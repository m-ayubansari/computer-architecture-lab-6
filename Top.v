==> flow/design.v <==
`timescale 1ns / 1ps
module ALU(
    input  [31:0] A,
    input  [31:0] B,
    input  [3:0]  ALUControl,
    output reg [31:0] ALUResult,
    output Zero
    );
    always @(*)
    begin
        case (ALUControl)
            4'b0000: ALUResult = A & B;  
            4'b0001: ALUResult = A | B;  
            4'b0010: ALUResult = A + B;  
            4'b0110: ALUResult = A - B;  
            4'b0011: ALUResult = A ^ B;  
            4'b0100: ALUResult = A << B[4:0];  
            4'b0101: ALUResult = A >> B[4:0];  
            default: ALUResult = 32'b0;  
        endcase
    end
    assign Zero = (ALUResult == 32'b0);  
endmodule
`timescale 1ns / 1ps
module debouncer(
    input clk,
    input rst,
    input pbin,
    output reg pbout
    );
    reg [19:0] counter;
    reg state;
    parameter DELAY = 20'd500000; 
    always @(posedge clk or posedge rst)
    begin
        if (rst)
        begin
            counter <= 0;
            state <= 0;
            pbout <= 0;
        end
        else
        begin
            if (pbin != state)
            begin
                counter <= counter + 1;
                if (counter >= DELAY)
                begin
                    state <= pbin;
                    pbout <= pbin;
                    counter <= 0;
                end
            end
            else
            begin
                counter <= 0;
            end
        end
    end
endmodule
`timescale 1ns / 1ps
module leds(
    input clk,
    input rst,
    input [31:0] data_in,
    output reg [15:0] leds
    );
    always @(posedge clk or posedge rst)
    begin
        if (rst)
            leds <= 16'b0;
        else
            leds <= data_in[15:0];    
    end
endmodule
`timescale 1ns / 1ps
module switches(
    input clk,
    input rst,
    input [15:0] switches_in,
    output reg [31:0] switches_out
    );
    always @(posedge clk or posedge rst)
    begin
        if (rst)
            switches_out <= 32'b0;
        else
            switches_out <= {16'b0, switches_in};   
    end
endmodule
`timescale 1ns / 1ps
module top(
    input clk,
    input rst,
    input [15:0] switches,
    input btn,
    output [15:0] leds
    );
    wire [31:0] A = 32'h10101010;
    wire [31:0] B = 32'h01010101;
    wire [31:0] switch_data;
    switches sw_inst(
        .clk(clk),
        .rst(rst),
        .switches_in(switches),
        .switches_out(switch_data)
    );
    wire btn_clean;
    debouncer db_inst(
        .clk(clk),
        .rst(rst),
        .pbin(btn),
        .pbout(btn_clean)
    );
    wire [3:0] ALUControl;
    assign ALUControl = switch_data[3:0];
    wire [31:0] ALUResult;
    wire Zero;
    ALU alu_inst(
        .A(A),
        .B(B),
        .ALUControl(ALUControl),
        .ALUResult(ALUResult),
        .Zero(Zero)
    );
    reg state;
    parameter IDLE = 1'b0;
    parameter EXECUTE = 1'b1;
    reg [31:0] result_reg;
    always @(posedge clk or posedge rst)
    begin
        if (rst)
        begin
            state <= IDLE;
            result_reg <= 32'b0;
        end
        else
        begin
            case (state)
                IDLE:
                begin
                    if (btn_clean)
                        state <= EXECUTE;
                end
                EXECUTE:
                begin
                    result_reg <= ALUResult;
                    state <= IDLE;
                end
            endcase
        end
    end
    leds led_inst(
        .clk(clk),
        .rst(rst),
        .data_in(result_reg),
        .leds(leds)
    );
endmodule
# [Reports on top]
# What the tools print for top, step after step.
# Line numbers count from 1 in the design file above.
# A cell with -- has no value.
[design] top="top" clock_port="clk" lib="sky130hd" corner="tt_025C_1v80"

# [Word level]
# Counts by Yosys on the flattened word-level netlist (proc, flatten, opt, wreduce; memories kept). Register bits leave out memories and registers merged into their read ports (data or address); mux counts leave out enables and synchronous resets folded into registers. Print and check cells are left out. Cells with the same type and inputs are merged into one.
[bits] ff_bits=54 inputBits=19 out_inout_bits=16 wordCells=22
[classes] addsub=1 cmp=1 n_eq=7 mux=5 n_reduce_logical=2
[ops] op="14-bit parallel mux with 4-bit select" n=1
[ops] op="20-bit 2-to-1 mux" n=2
[ops] op="20-bit by 1-bit adder with 20-bit output with constant B" n=1
[ops] op="20-bit by 19-bit greater-or-equal comparator with 1-bit output with constant B" n=1
[ops] op="4-bit by 3-bit == test with 1-bit output with constant B" n=3
[ops] op="4-bit by 2-bit == test with 1-bit output with constant B" n=2
[ops] op="4-bit by 1-bit == test with 1-bit output with constant B" n=1
[ops] op="3-bit OR reduction" n=1
[ops] op="2-bit AND reduction" n=1
[ops] op="1-bit 2-to-1 mux" n=2
[ops] op="1-bit != test" n=1

# [Longest topological paths]
# Yosys ltp: most cells in a row. Word level: on the elaborated netlist, between registers, memories and ports. Mapped: between sequential cells and ports; inverters and the memories' decode and read muxes count.
[logic_depth] word_depth=3 ABC_AREA=0 ltp_mapped=6 mapped_depth_nobuf=5

# [Synthesis result]
# Source: synth_stat.txt of the flow (Yosys; design flattened, memories mapped). It holds for the ABC_AREA given above (unset counts as 0); a run with the other value may have another netlist.
[synth_totals] stdcells=157 mapped_area_um2=1651.6 sequential_area_um2=900.9 ffs=36 buf_cells=15
[types] cell_type="sky130_fd_sc_hd__dfrtp_1" n=36 type_area_um2=900.864
[types] cell_type="sky130_fd_sc_hd__buf_4" n=11 type_area_um2=82.579
[types] cell_type="sky130_fd_sc_hd__nor2_1" n=21 type_area_um2=78.826
[types] cell_type="sky130_fd_sc_hd__xnor2_1" n=9 type_area_um2=78.826
[types] cell_type="sky130_fd_sc_hd__xor2_1" n=7 type_area_um2=61.309
[types] cell_type="sky130_fd_sc_hd__nand4_1" n=7 type_area_um2=43.792
[types] cell_type="sky130_fd_sc_hd__nand3_1" n=7 type_area_um2=35.034
[types] cell_type="sky130_fd_sc_hd__mux2_2" n=3 type_area_um2=33.782
[types] cell_type="sky130_fd_sc_hd__nor4_1" n=5 type_area_um2=31.28
[types] cell_type="sky130_fd_sc_hd__inv_1" n=8 type_area_um2=30.029
[types] cell_type="sky130_fd_sc_hd__o21ai_0" n=6 type_area_um2=30.029
[types] cell_type="sky130_fd_sc_hd__ha_1" n=2 type_area_um2=25.024
[types] cell_type="sky130_fd_sc_hd__nand2_1" n=6 type_area_um2=22.522
[types] cell_type="sky130_fd_sc_hd__a21oi_1" n=4 type_area_um2=20.019
[types] cell_type="sky130_fd_sc_hd__nor3_1" n=4 type_area_um2=20.019
[types] cell_type="sky130_fd_sc_hd__nand4_2" n=1 type_area_um2=12.512
[types] cell_type="sky130_fd_sc_hd__nor2b_1" n=2 type_area_um2=12.512
[types] cell_type="sky130_fd_sc_hd__nand4bb_1" n=1 type_area_um2=11.261
# Other cell types: 15; their cells: 17.
# The figures by module come from a second, unflattened synthesis with its own total; it is not the netlist above.
[unflattened] cells_unflattened=1505 area_unflattened_um2=12326.8
# Rows give one instance, submodules left out.
[by_module] mod="ALU" n_inst=1 n_cells=1272 mod_area_um2=8904.8 seq_area_um2=0.0
[by_module] mod="top" n_inst=1 n_cells=73 mod_area_um2=1383.8 seq_area_um2=825.8
[by_module] mod="debouncer" n_inst=1 n_cells=109 mod_area_um2=1106.1 seq_area_um2=525.5
[by_module] mod="switches" n_inst=1 n_cells=34 mod_area_um2=528.0 seq_area_um2=400.4
[by_module] mod="leds" n_inst=1 n_cells=17 mod_area_um2=404.1 seq_area_um2=400.4

# [Path before layout]
# Path of least setup slack by OpenSTA after synthesis, without wires, with an ideal clock, recovery checks aside; 20% of the period is set as input and as output delay. Where synthesis merged equal registers, the netlist keeps one of their names.
[synth_path] path_type="reg-to-reg" from="reg db_inst.counter[0]" to="reg db_inst.counter[18]" clock_period_ns=1.91 setup_ns=0.078 launch_ns=0.000 t_arrival_ns=1.603 required_ns=1.832 path_slack_ns=0.230 delay_ns=1.681 path_stages=6 n_path_buf=0 period_less_setup_slack_ns=1.68
# "delay_ns" is the arrival time less input delay plus setup time.
# "path_stages" counts driving pins, that of a launching flip-flop among them; a cell with two outputs on the path counts twice.
# "period_less_setup_slack_ns" is the clock period less the worst setup slack; recovery checks do not enter. This is arithmetic on one report: input and output delays are still those of the set period (20% each).
# Between the ends stands the longest chain of elaborated cells between them, by number of cells; it is not shown to be the way that was timed. Of several equally long chains one is given.
# Each line given opens the expression or statement behind the cell; cells for indexed reads and writes are added by Yosys, which also makes memories of some case tables.
# A register here has more assigning lines than the two given.
[synth_between] path_cell_list="sky130_fd_sc_hd__dfrtp_1 -> sky130_fd_sc_hd__ha_1 -> sky130_fd_sc_hd__nand4_2 -> sky130_fd_sc_hd__or3_4 -> sky130_fd_sc_hd__or3_1 -> sky130_fd_sc_hd__a21oi_1" elab_chain_len=3 cone_cells=4 lines_between=3 cone_classes="add/sub (1); compare (1); mux (2)"
[synth_lines] item="start, declared" line=31 source="reg [19:0] counter;"
[synth_lines] item="start, assigned" line=38 source="counter <= 0;"
[synth_lines] item="start, assigned" line=46 source="counter <= counter + 1;"
[synth_lines] item="20-bit by 1-bit adder with 20-bit output" line=46
[synth_lines] item="20-bit 2-to-1 mux" line=47 source="if (counter >= DELAY)"
[synth_lines] item="20-bit 2-to-1 mux" line=44 source="if (pbin != state)"
[synth_lines] item="end, assigned" line=38
[synth_lines] item="end, assigned" line=46
[synth_lines] item="end, declared" line=31

# [Worst path after layout]
# From the final timing report of run A: the path of least setup slack in the routed layout; clock arrival at registers is part of the times.
[layout_path] path_type="reg-to-reg" from="reg db_inst.counter[1]" to="reg db_inst.counter[18]" clock_period_ns=1.54 setup_ns=0.06 launch_ns=0.33 t_arrival_ns=1.85 required_ns=1.81 path_slack_ns=-0.04 path_stages=6 n_path_buf=0
# Between the ends stands the longest chain of elaborated cells between them, by number of cells; it is not shown to be the way that was timed. Of several equally long chains one is given.
# A register here has more assigning lines than the two given.
[layout_between] path_cell_list="sky130_fd_sc_hd__dfrtp_1 -> sky130_fd_sc_hd__ha_4 -> sky130_fd_sc_hd__nand4_4 -> sky130_fd_sc_hd__or3_4 -> sky130_fd_sc_hd__or3_1 -> sky130_fd_sc_hd__a21oi_2" elab_chain_len=3 cone_cells=4 lines_between=3 cone_classes="add/sub (1); compare (1); mux (2)"
[layout_lines] item="start, declared" line=31 source="reg [19:0] counter;"
[layout_lines] item="start, assigned" line=38 source="counter <= 0;"
[layout_lines] item="start, assigned" line=46 source="counter <= counter + 1;"
[layout_lines] item="20-bit by 1-bit adder with 20-bit output" line=46
[layout_lines] item="20-bit 2-to-1 mux" line=47 source="if (counter >= DELAY)"
[layout_lines] item="20-bit 2-to-1 mux" line=44 source="if (pbin != state)"
[layout_lines] item="end, assigned" line=38
[layout_lines] item="end, assigned" line=46
[layout_lines] item="end, declared" line=31

Data sheet: physical implementation of top

Below are 2 stored runs of the flow (Yosys, OpenROAD; platform sky130hd) on top, each with its settings and what was measured, unordered. Constraints: input delay and output delay 20% of the set period each, output load 0.01 pF.
"achieved_period_ns" = clock period - worst setup slack. The figure is calculated, with input and output delays left at 20% of the set period.
By "worst_setup_path_time_ns" is meant the share of the clock period that the worst setup path is allowed (20% is reserved at inputs, 20% at outputs), minus its slack. Clock arrival times at its registers enter into it.
By "total_power_w" is meant OpenSTA's value without simulated activity: inputs other than the clock are taken to toggle once in ten clock periods, and the tool carries that through the logic.

[flow] run A: files
==> flow/run.sh <==
#!/bin/bash
# the make line also repeats the synthesis and layout settings of config.mk as NAME=value (left out here)
make -C /OpenROAD-flow-scripts/flow DESIGN_CONFIG=/design/flow/config.mk WORK_HOME=/design/flow/orfs CLKGATE_MAP_FILE= finish
==> flow/config.mk <==
export PLATFORM = sky130hd
export DESIGN_NAME = top
export DESIGN_NICKNAME = top
export VERILOG_FILES = /design/flow/design.v
export SDC_FILE = /design/flow/constraint.sdc
export NUM_CORES = 4
export LEC_CHECK = 0
export ABC_AREA = 0
export CAP_MARGIN = 25
export CELL_PAD_IN_SITES_DETAIL_PLACEMENT = 0
export CORE_MARGIN = 8
export CORE_UTILIZATION = 48
export CTS_CLUSTER_DIAMETER = 223
export GPL_ROUTABILITY_DRIVEN = 1
export GPL_TIMING_DRIVEN = 1
export MAX_ROUTING_LAYER = met5
export MIN_ROUTING_LAYER = met1
export SETUP_SLACK_MARGIN = 0.07
export SLEW_MARGIN = 20
export TNS_END_PERCENT = 60
==> flow/constraint.sdc <==
create_clock -name core_clock -period 1.54 [get_ports {clk}]
set_input_delay 0.3080 -clock core_clock [delete_from_list [all_inputs] [get_ports {clk}]]
set_output_delay 0.3080 -clock core_clock [all_outputs]
set_load 0.01 [all_outputs]

[flow] run A: metrics
[metrics] synthArea_um2 = 1651.6
[metrics] total_die_area_um2 = 5574.1
[metrics] stdcell_area_um2 = 2174.6
[metrics] util_frac = 0.657
[metrics] ws_setup_ns = -0.036
[metrics] timing.setup.tns_ns = -0.036
[metrics] total_power_w = 0.002033
[metrics] achieved_period_ns = 1.576
[metrics] worst_setup_path_time_ns = 1.58
[metrics] timing.worst_path_kind = reg-to-reg

[flow] run B: files
==> flow/run.sh <==
#!/bin/bash
# the make line also repeats the synthesis and layout settings of config.mk as NAME=value (left out here)
make -C /OpenROAD-flow-scripts/flow DESIGN_CONFIG=/design/flow/config.mk WORK_HOME=/design/flow/orfs CLKGATE_MAP_FILE= finish
==> flow/config.mk <==
export PLATFORM = sky130hd
export DESIGN_NAME = top
export DESIGN_NICKNAME = top
export VERILOG_FILES = /design/flow/design.v
export SDC_FILE = /design/flow/constraint.sdc
export NUM_CORES = 4
export LEC_CHECK = 0
export CAP_MARGIN = 20
export CORE_MARGIN = 6
export CORE_UTILIZATION = 27
export CTS_CLUSTER_DIAMETER = 195
export CTS_CLUSTER_SIZE = 23
export MAX_ROUTING_LAYER = met5
export MIN_ROUTING_LAYER = met1
export PLACE_DENSITY_LB_ADDON = 0.1
export SETUP_SLACK_MARGIN = 0.53
export SLEW_MARGIN = 20
==> flow/constraint.sdc <==
create_clock -name core_clock -period 3.23 [get_ports {clk}]
set_input_delay 0.6460 -clock core_clock [delete_from_list [all_inputs] [get_ports {clk}]]
set_output_delay 0.6460 -clock core_clock [all_outputs]
set_load 0.01 [all_outputs]

[flow] run B: metrics
[metrics] synthArea_um2 = 1651.6
[metrics] total_die_area_um2 = 8137.8
[metrics] stdcell_area_um2 = 1938.1
[metrics] util_frac = 0.339
[metrics] ws_setup_ns = 1.361
[metrics] timing.setup.tns_ns = 0.000
[metrics] total_power_w = 0.0009721
[metrics] achieved_period_ns = 1.869
[metrics] worst_setup_path_time_ns = 1.87
[metrics] timing.worst_path_kind = reg-to-reg
